==> flow/design.v <==
module missionary_cannibal_complete (
    input wire clk,
    input wire reset,
    input wire start,
    output reg [3:0] state,
    output reg [2:0] missionaries_left,
    output reg [2:0] cannibals_left,
    output reg [2:0] missionaries_right,
    output reg [2:0] cannibals_right,
    output reg boat_side,   
    output reg solution_complete,
    output reg valid_state
);
parameter IDLE = 4'b0000;
parameter S1   = 4'b0001;   
parameter S2   = 4'b0010;   
parameter S3   = 4'b0011;   
parameter S4   = 4'b0100;   
parameter S5   = 4'b0101;   
parameter S6   = 4'b0110;   
parameter S7   = 4'b0111;   
parameter S8   = 4'b1000;   
parameter S9   = 4'b1001;   
parameter S10  = 4'b1010;   
parameter S11  = 4'b1011;   
parameter S12  = 4'b1100;   
wire [3:0] t_ff;
wire enable_transition;
reg started;
always @(posedge clk or posedge reset) begin
    if (reset) begin
        started <= 0;
    end else if (start) begin
        started <= 1;
    end
end
assign enable_transition = started && (state != S12);
assign t_ff[0] = enable_transition && (
    (state == IDLE) ||            
    (state == S1) ||              
    (state == S2) ||              
    (state == S3) ||              
    (state == S4) ||              
    (state == S5) ||              
    (state == S6) ||              
    (state == S7) ||              
    (state == S8) ||              
    (state == S9) ||              
    (state == S10) ||             
    (state == S11)                
);
assign t_ff[1] = enable_transition && (
    (state == S1) ||              
    (state == S3) ||              
    (state == S5) ||              
    (state == S7) ||              
    (state == S9) ||              
    (state == S11)                
);
assign t_ff[2] = enable_transition && (
    (state == S3) ||              
    (state == S7) ||              
    (state == S11)                
);
assign t_ff[3] = enable_transition && (
    (state == S7)                 
);
always @(posedge clk or posedge reset) begin
    if (reset) begin
        state <= IDLE;
    end else begin
        state[0] <= state[0] ^ t_ff[0];
        state[1] <= state[1] ^ t_ff[1];
        state[2] <= state[2] ^ t_ff[2];
        state[3] <= state[3] ^ t_ff[3];
    end
end
always @(*) begin
    case (state)
        IDLE: begin
            missionaries_left = 3; cannibals_left = 3;
            missionaries_right = 0; cannibals_right = 0;
            boat_side = 0; solution_complete = 0; valid_state = 1;
        end
        S1: begin
            missionaries_left = 3; cannibals_left = 3;
            missionaries_right = 0; cannibals_right = 0;
            boat_side = 0; solution_complete = 0; valid_state = 1;
        end
        S2: begin
            missionaries_left = 2; cannibals_left = 2;
            missionaries_right = 1; cannibals_right = 1;
            boat_side = 1; solution_complete = 0; valid_state = 1;
        end
        S3: begin
            missionaries_left = 3; cannibals_left = 2;
            missionaries_right = 0; cannibals_right = 1;
            boat_side = 0; solution_complete = 0; valid_state = 1;
        end
        S4: begin
            missionaries_left = 3; cannibals_left = 0;
            missionaries_right = 0; cannibals_right = 3;
            boat_side = 1; solution_complete = 0; valid_state = 1;
        end
        S5: begin
            missionaries_left = 3; cannibals_left = 1;
            missionaries_right = 0; cannibals_right = 2;
            boat_side = 0; solution_complete = 0; valid_state = 1;
        end
        S6: begin
            missionaries_left = 1; cannibals_left = 1;
            missionaries_right = 2; cannibals_right = 2;
            boat_side = 1; solution_complete = 0; valid_state = 1;
        end
        S7: begin
            missionaries_left = 2; cannibals_left = 2;
            missionaries_right = 1; cannibals_right = 1;
            boat_side = 0; solution_complete = 0; valid_state = 1;
        end
        S8: begin
            missionaries_left = 0; cannibals_left = 2;
            missionaries_right = 3; cannibals_right = 1;
            boat_side = 1; solution_complete = 0; valid_state = 1;
        end
        S9: begin
            missionaries_left = 0; cannibals_left = 3;
            missionaries_right = 3; cannibals_right = 0;
            boat_side = 0; solution_complete = 0; valid_state = 1;
        end
        S10: begin
            missionaries_left = 0; cannibals_left = 1;
            missionaries_right = 3; cannibals_right = 2;
            boat_side = 1; solution_complete = 0; valid_state = 1;
        end
        S11: begin
            missionaries_left = 0; cannibals_left = 2;
            missionaries_right = 3; cannibals_right = 1;
            boat_side = 0; solution_complete = 0; valid_state = 1;
        end
        S12: begin
            missionaries_left = 0; cannibals_left = 0;
            missionaries_right = 3; cannibals_right = 3;
            boat_side = 1; solution_complete = 1; valid_state = 1;
        end
        default: begin
            missionaries_left = 0; cannibals_left = 0;
            missionaries_right = 0; cannibals_right = 0;
            boat_side = 0; solution_complete = 0; valid_state = 0;
        end
    endcase
end
endmodule
# Reports on missionary_cannibal_complete
# The steps from the RTL of missionary_cannibal_complete to its reports follow in flow order.
# Lines are those of the file above, counted from 1.
# Operators carry their Yosys type and port widths (W data, S select, Z words).
# Not given: -
# design
top	missionary_cannibal_complete
clock_port	clk
library	sky130hd
lib_corner	tt_025C_1v80

# Word-level counts
# Source: Yosys, flattened and elaborated, memories not mapped. Widths are those after wreduce; folded enables and synchronous resets count as part of the registers. Registers that Yosys merges into a memory's read port (data or address) are not register bits. Print and check cells do not count. Equal cells are merged and count once.
# Memory sizes are those after Yosys's memory passes, which may raise the word count (mostly to a power of two), join words into wider ones and drop unused or constant bits.
# word_totals
regBits	5
romBits	176
memories	1
in_bits	3
output_inout_bits	19
word_cells	43
# memory_table
memory	size	width	rd	write_ports	line	text
(name not given)	16	11	1	0	79	case (state)
# op_classes
n_eq	12
n_logic	4
reduce_logical	24
# ops
cell	n
$logic_or A1 B1 Y1	18
$eq A4 B3 Y1 const B	4
$eq A4 B4 Y1 const B	4
$eq A4 B2 Y1 const B	2
$logic_and A1 B1 Y1	5
$xor A1 B1 Y1	4
$eq A4 B1 Y1 const B	1
$ne A4 B4 Y1 const B	1
$logic_not A4 Y1	1

# Logic depth
# Depth = most cells in a row (Yosys ltp): at word level without a register or memory, in the mapped netlist without a sequential cell, where the memories' decode and read muxes count.
# logic_depth
ltp_word	14
abc_area	0
depth_mapped	5

# Mapped cells and area
# Source: synth_stat.txt of the flow (Yosys; design flattened, memories mapped). It holds for the ABC_AREA given above (unset counts as 0); a run with the other value may have another netlist.
# The area totals of this step are shown rounded.
# by_type
cell	n	area_total_um2
sky130_fd_sc_hd__dfrtp_1	5	125.12
sky130_fd_sc_hd__ha_1	4	50.048
sky130_fd_sc_hd__buf_4	4	30.029
sky130_fd_sc_hd__a21oi_1	5	25.024
sky130_fd_sc_hd__nor2_1	6	22.522
sky130_fd_sc_hd__inv_1	5	18.768
sky130_fd_sc_hd__a31o_2	2	17.517
sky130_fd_sc_hd__xnor2_1	2	17.517
sky130_fd_sc_hd__a211oi_1	2	15.014
sky130_fd_sc_hd__nand2b_1	2	12.512
sky130_fd_sc_hd__a22oi_1	1	7.507
sky130_fd_sc_hd__nand2_1	2	7.507
sky130_fd_sc_hd__o211ai_1	1	7.507
sky130_fd_sc_hd__or2b_1	1	7.507
sky130_fd_sc_hd__or4_1	1	7.507
sky130_fd_sc_hd__and3_1	1	6.256
sky130_fd_sc_hd__nor2b_1	1	6.256
sky130_fd_sc_hd__or2_2	1	6.256
# Other cell types: 5; their cells: 5.
# synth_totals
mapped_cells	51
synth_area_um2	413
ff_cells	5
n_buf	6

# Path before layout
# Source: OpenSTA report_checks on the synthesized netlist (no wires, ideal clock, input and output delay 20% of the period each), path of least setup slack; recovery checks are left aside. Register names are those of the netlist, which keeps one name where synthesis merged equal registers.
# synth_path
path_type	register to output
startpoint	register state[0]
endpoint	output missionaries_right[0]
clock_period_ns	2.62
out_delay_ns	0.524
t_first_pin_ns	0.000
arrival_ns	1.402
slack_ns	0.694
path_delay_ns	1.402
stages	6
period_less_setup_slack_ns	1.926
# "path_delay_ns" = arrival - input delay + setup time.
# A path that ends at an output port has no setup time.
# "stages": output pins that drive a net of the path, with the launching flip-flop's if there is one; two outputs of one cell count as two.
# "period_less_setup_slack_ns" = period - worst setup slack (recovery checks aside). The figure is calculated, with input and output delays left at 20% of the set period.
# The rows between start and end are the longest chain of elaborated cells between them; the timing report does not say that the signal goes this way. Where chains are equally long, one stands for them.
# A line is the first line of the expression or statement that the cell stems from. Yosys adds cells for indexed reads and writes and turns some case tables into memories.
# The chain passes a memory read, where the word-level depth is cut; so it can be longer than that depth.
# synth_between
cell_sequence	sky130_fd_sc_hd__dfrtp_1 > sky130_fd_sc_hd__inv_1 > sky130_fd_sc_hd__ha_1 > sky130_fd_sc_hd__nor2b_1 > sky130_fd_sc_hd__a211oi_1 > sky130_fd_sc_hd__nor2_1
elab_chain_len	1
cells_between	1
lines_between	1
# synth_rtl
item	line	text
start, declared	5	output reg [3:0] state,
start, assigned	70	state <= IDLE;
start, assigned	72	state[0] <= state[0] ^ t_ff[0];
$mem_v2 Z16 W11	79	case (state)
end, declared	8	output reg [2:0] missionaries_right,

# Path in the finished layout
# Path of least setup slack in the final report of flow run 1 (OpenROAD, finished layout, wires in). Where an end is a register, its clock arrival counts in the times.
# layout_path
path_type	register to output
startpoint	register state[0]
endpoint	output cannibals_right[0]
clock_period_ns	3.52
out_delay_ns	0.70
t_first_pin_ns	0.20
arrival_ns	1.98
slack_ns	0.84
stages	6
# The rows between start and end are the longest chain of elaborated cells between them; the timing report does not say that the signal goes this way. Where chains are equally long, one stands for them.
# The chain passes a memory read, where the word-level depth is cut; so it can be longer than that depth.
# layout_between
cell_sequence	sky130_fd_sc_hd__dfrtp_1 > sky130_fd_sc_hd__inv_1 > sky130_fd_sc_hd__ha_1 > sky130_fd_sc_hd__a211oi_1 > sky130_fd_sc_hd__a31o_2 > sky130_fd_sc_hd__clkdlybuf4s50_1
elab_chain_len	1
cells_between	1
lines_between	1
# layout_rtl
item	line	text
start, declared	5	output reg [3:0] state,
start, assigned	70	state <= IDLE;
start, assigned	72	state[0] <= state[0] ^ t_ff[0];
$mem_v2 Z16 W11	79	case (state)
end, declared	9	output reg [2:0] cannibals_right,

# Settings and measured results of 2 stored flow runs for module missionary_cannibal_complete (sky130hd), not sorted in any way. The constraints put input and output delay at 20% of the set period each and load the outputs with 0.01 pF.
# The measured numbers are rounded.
# A setting shown as -- is not set for that run.
# A result given as -- is not shown for that run.
item,flow run 1,flow run 2
period_ns,3.52,1.91
CAP_MARGIN,20,20
CORE_MARGIN,2,3
CORE_UTILIZATION,40,62
SLEW_MARGIN,20,20
SETUP_SLACK_MARGIN,--,0.0
PLACE_DENSITY_LB_ADDON,--,0.08
HOLD_SLACK_MARGIN,--,0.15
CELL_PAD_IN_SITES_GLOBAL_PLACEMENT,--,1
CELL_PAD_IN_SITES_DETAIL_PLACEMENT,--,2
TNS_END_PERCENT,--,40
ABC_AREA,--,1
GPL_TIMING_DRIVEN,--,0
GPL_ROUTABILITY_DRIVEN,--,1
synthArea_um2,413,--
design_die_area_um2,1310,--
finalCellArea_um2,591,--
ws_setup_ns,0.835,--
setup_tns_ns,0.000,--
worst_hold_slack_ns,0.564,--
# Flow run 2: not finished: floorplanning ended with error PDN-0185
